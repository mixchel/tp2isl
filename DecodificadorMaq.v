==> flow/design.v <==
module DecodificadorMaq(
    input [6:0] Entrada,
    input Controle, clk, Reset,
    output reg [3:0] Saida
);  
    initial begin
        Saida = 4'b0000;
    end
    always @(posedge clk) begin
        if (Reset)
            Saida = 4'b0000;
        else begin if (Controle) begin    
            case (Saida)
                4'b0000:case (Entrada)
                            7'b1100000: Saida = 4'b0001;
                            7'b1000100: Saida = 4'b0010;
                            7'b1111100: Saida = 4'b0011;
                            7'b1011010: Saida = 4'b0100;
                            7'b1101110: Saida = 4'b0101;
                        endcase 
                4'b0001:case (Entrada)
                            7'b1000100: Saida = 4'b0010;
                            7'b1001001: Saida = 4'b1001;
                            7'b1111100: Saida = 4'b1000;
                            7'b1011010: Saida = 4'b1000;
                            7'b1101110: Saida = 4'b1000;
                            7'b1110101: Saida = 4'b1000;
                        endcase
                4'b0010:case (Entrada)
                            7'b1100000: Saida = 4'b0001;
                            7'b1111100: Saida = 4'b0011;
                            7'b1001001: Saida = 4'b1001;
                            7'b1011010: Saida = 4'b1000;
                            7'b1101110: Saida = 4'b1000;
                            7'b1110101: Saida = 4'b1000;  
                        endcase
                4'b0011:case (Entrada)
                            7'b1000100: Saida = 4'b0010;
                            7'b1011010: Saida = 4'b0100;
                            7'b1001001: Saida = 4'b1001;
                            7'b1100000: Saida = 4'b1000;
                            7'b1101110: Saida = 4'b1000;
                            7'b1110101: Saida = 4'b1000;
                        endcase
                4'b0100:case (Entrada)
                            7'b1111100: Saida = 4'b0011;
                            7'b1101110: Saida = 4'b0101;
                            7'b1010011: Saida = 4'b1010;
                            7'b1100000: Saida = 4'b1000;
                            7'b1000100: Saida = 4'b1000;
                            7'b1110101: Saida = 4'b1000;
                        endcase    
                4'b0101:case (Entrada)
                            7'b1011010: Saida = 4'b0100;
                            7'b1010011: Saida = 4'b1010;
                            7'b1100000: Saida = 4'b1000;
                            7'b1000100: Saida = 4'b1000;
                            7'b1111100: Saida = 4'b1000;
                            7'b1110101: Saida = 4'b1000;
                        endcase
            endcase
        end
        end    
    end
endmodule
-- Tool chain data of DecodificadorMaq
What the tools print for DecodificadorMaq, step after step.
Line numbers count from 1 in the design file above.
Cell names lack the library's common part.
Not given: --
- top module: DecodificadorMaq
- clock: clk
- cell library: sky130hd
- corner: tt_025C_1v80

-- Word level
Source: Yosys, flattened and elaborated, memories not mapped. Widths are those after wreduce. Registers that Yosys merges into a memory's read port (data or address) are not register bits. Print and check cells do not count. Equal cells are merged and count once.
- noted output and inout bits: 4
- register bits at 4
- input port bits at 10
- cells after elaboration: 35
- noted reduce/logical cells: 8
- noted equal/unequal tests: 19
- noted multiplexer cells: 7
- operator list (cell ; count):
    == test 7 bit (second input constant) ; 8
    case mux 4 bit (select 4 bit) ; 3
    case mux 4 bit (select 6 bit) ; 1
    case mux 4 bit (select 3 bit) ; 2
    case mux 4 bit (select 5 bit) ; 1
    inequality test 5 bit (second input constant) ; 3
    OR reduction 3 bit ; 3
    == test 4 x 2 -> 1 bit (second input constant) ; 2
    == test 4 x 3 -> 1 bit (second input constant) ; 2
    inequality test 4 bit (second input constant) ; 2
    OR reduction 4 bit ; 2
    AND reduction 8 bit ; 1
    inequality test 6 bit (second input constant) ; 1
    nonzero test 6 bit ; 1
    == test 4 x 1 -> 1 bit (second input constant) ; 1
    logical NOT 4 bit ; 1

-- Logic depth
Longest topological path by Yosys (ltp), each cell counted once; first at word level (registers and memories cut), then after technology mapping (sequential cells cut; the memories' decode and read muxes count).
- word-level depth at 4
- noted ABC_AREA: 0
- mapped depth at 7
- noted gate-level depth less buffers: 6

-- Netlist
The flow's flattened synthesis, as Yosys stat reports it; memories are mapped. The netlist is that of the ABC_AREA named above (0 if unset); the other value can give another one.
- cells by type (type ; count ; total area (um^2)):
    dfxtp_1 ; 4 ; 80.077
    nand2_1 ; 11 ; 41.29
    mux2i_1 ; 3 ; 30.029
    or4b_4 ; 2 ; 27.526
    inv_1 ; 7 ; 26.275
    nor2_1 ; 7 ; 26.275
    o311ai_0 ; 3 ; 26.275
    a21oi_1 ; 5 ; 25.024
    and4bb_2 ; 2 ; 25.024
    nor3_1 ; 5 ; 25.024
    nor4_4 ; 1 ; 21.27
    and4b_1 ; 2 ; 20.019
    o211a_1 ; 2 ; 20.019
    clkbuf_1 ; 5 ; 18.768
    o2111ai_1 ; 2 ; 17.517
    o41ai_1 ; 2 ; 17.517
    a21boi_0 ; 2 ; 15.014
    a221oi_2 ; 1 ; 15.014
Not listed: further types 29, cells in them 38.
- flip-flops at 4
- noted buffers: 7
- mapped cells: 104
- chip area (Yosys) at 758.2 um^2
- sequential area at 80.1 um^2

-- Path before layout
OpenSTA on the mapped netlist: ideal clock, no wires. The path of least setup slack (recovery checks aside). Input and output delay are each 20% of the period. Register names are those of the netlist, which keeps one name where synthesis merged equal registers.
- kind: in2reg
- start: input Entrada[5]
- end: register Saida[2]
- noted data required time: 2.164 ns
- setup time: 0.086 ns
- delay of the path at 1.870 ns
- noted driving pins on the path: 6
- noted path buffers: 0
- period: 2.25 ns
- time at the first pin at 0.450 ns
- noted external input delay: 0.450 ns
- noted arrival time: 2.234 ns
- slack: -0.070 ns
- noted period reached after synthesis: 2.32 ns
"delay of the path" = arrival - input delay + setup time.
"driving pins on the path": output pins that drive a net of the path, with the launching flip-flop's if there is one; two outputs of one cell count as two.
"period reached after synthesis" = period - worst setup slack (recovery checks aside). The figure is calculated, with input and output delays left at 20% of the set period.
The rows between start and end are the longest chain of elaborated cells between them; the timing report does not say that the signal goes this way. Where chains are equally long, one stands for them.
A line is the first line of the expression or statement that the cell stems from. Yosys adds cells for indexed reads and writes and turns some case tables into memories.
A register here has more assigning lines than the two given.
- cells stage by stage: or4b_4 > or4b_4 > nand2_4 > nor3b_2 > or3_1 > a221oi_2
- length of the longest elaborated chain: 4
- elaborated cells on any way between the ends at 27
- classes of those cells: eq/ne (14); mux (7); reduce/logical (6)
- RTL lines, path post-synthesis (element ; RTL line ; text):
    start: declaration ; 2 ; input [6:0] Entrada,
    == test 7 bit ; 53 ; 4'b0101:case (Entrada)
    OR reduction 4 bit ; -- ;
    case mux 4 bit (select 3 bit) ; 53 ;
    case mux 4 bit (select 6 bit) ; 13 ; case (Saida)
    end: assignment ; 11 ; Saida = 4'b0000;
    end: assignment ; 15 ; 7'b1100000: Saida = 4'b0001;
    end: declaration ; 4 ; output reg [3:0] Saida

FLOW RESULTS
============

DecodificadorMaq: 2 stored runs of the Yosys and OpenROAD flow on sky130hd. The settings differ; the order carries no meaning. The constraints put input and output delay at 20% of the set period each and load the outputs with 0.01 pF.

Record 1

==> flow/run.sh <==
#!/bin/bash
# the make line also repeats the synthesis and layout settings of config.mk as NAME=value (left out here)
make -C /OpenROAD-flow-scripts/flow DESIGN_CONFIG=/design/flow/config.mk WORK_HOME=/design/flow/orfs CLKGATE_MAP_FILE= finish
==> flow/config.mk <==
export PLATFORM = sky130hd
export DESIGN_NAME = DecodificadorMaq
export DESIGN_NICKNAME = DecodificadorMaq
export VERILOG_FILES = /design/flow/design.v
export SDC_FILE = /design/flow/constraint.sdc
export NUM_CORES = 4
export LEC_CHECK = 0
export CAP_MARGIN = 20
export CELL_PAD_IN_SITES_GLOBAL_PLACEMENT = 2
export CORE_MARGIN = 3
export CORE_UTILIZATION = 57
export GPL_ROUTABILITY_DRIVEN = 0
export PLACE_DENSITY_LB_ADDON = 0.0
export SETUP_SLACK_MARGIN = 0.53
export SLEW_MARGIN = 20
==> flow/constraint.sdc <==
create_clock -name core_clock -period 1.95 [get_ports {clk}]
set_input_delay 0.3900 -clock core_clock [delete_from_list [all_inputs] [get_ports {clk}]]
set_output_delay 0.3900 -clock core_clock [all_outputs]
set_load 0.01 [all_outputs]

Record 1: incomplete, placement halted on FLW-0024.

Record 2

==> flow/run.sh <==
#!/bin/bash
# the make line also repeats the synthesis and layout settings of config.mk as NAME=value (left out here)
make -C /OpenROAD-flow-scripts/flow DESIGN_CONFIG=/design/flow/config.mk WORK_HOME=/design/flow/orfs CLKGATE_MAP_FILE= finish
==> flow/config.mk <==
export PLATFORM = sky130hd
export DESIGN_NAME = DecodificadorMaq
export DESIGN_NICKNAME = DecodificadorMaq
export VERILOG_FILES = /design/flow/design.v
export SDC_FILE = /design/flow/constraint.sdc
export NUM_CORES = 4
export LEC_CHECK = 0
export CAP_MARGIN = 20
export CELL_PAD_IN_SITES_DETAIL_PLACEMENT = 1
export CORE_MARGIN = 2
export CORE_UTILIZATION = 42
export CTS_CLUSTER_SIZE = 80
export HOLD_SLACK_MARGIN = 0.07
export MAX_ROUTING_LAYER = met5
export MIN_ROUTING_LAYER = met2
export PLACE_DENSITY = 0.61
export SLEW_MARGIN = 30
export TNS_END_PERCENT = 85
==> flow/constraint.sdc <==
create_clock -name core_clock -period 2.29 [get_ports {clk}]
set_input_delay 0.4580 -clock core_clock [delete_from_list [all_inputs] [get_ports {clk}]]
set_output_delay 0.4580 -clock core_clock [all_outputs]
set_load 0.01 [all_outputs]

Record 2: incomplete, clock tree synthesis halted on DPL-0033.
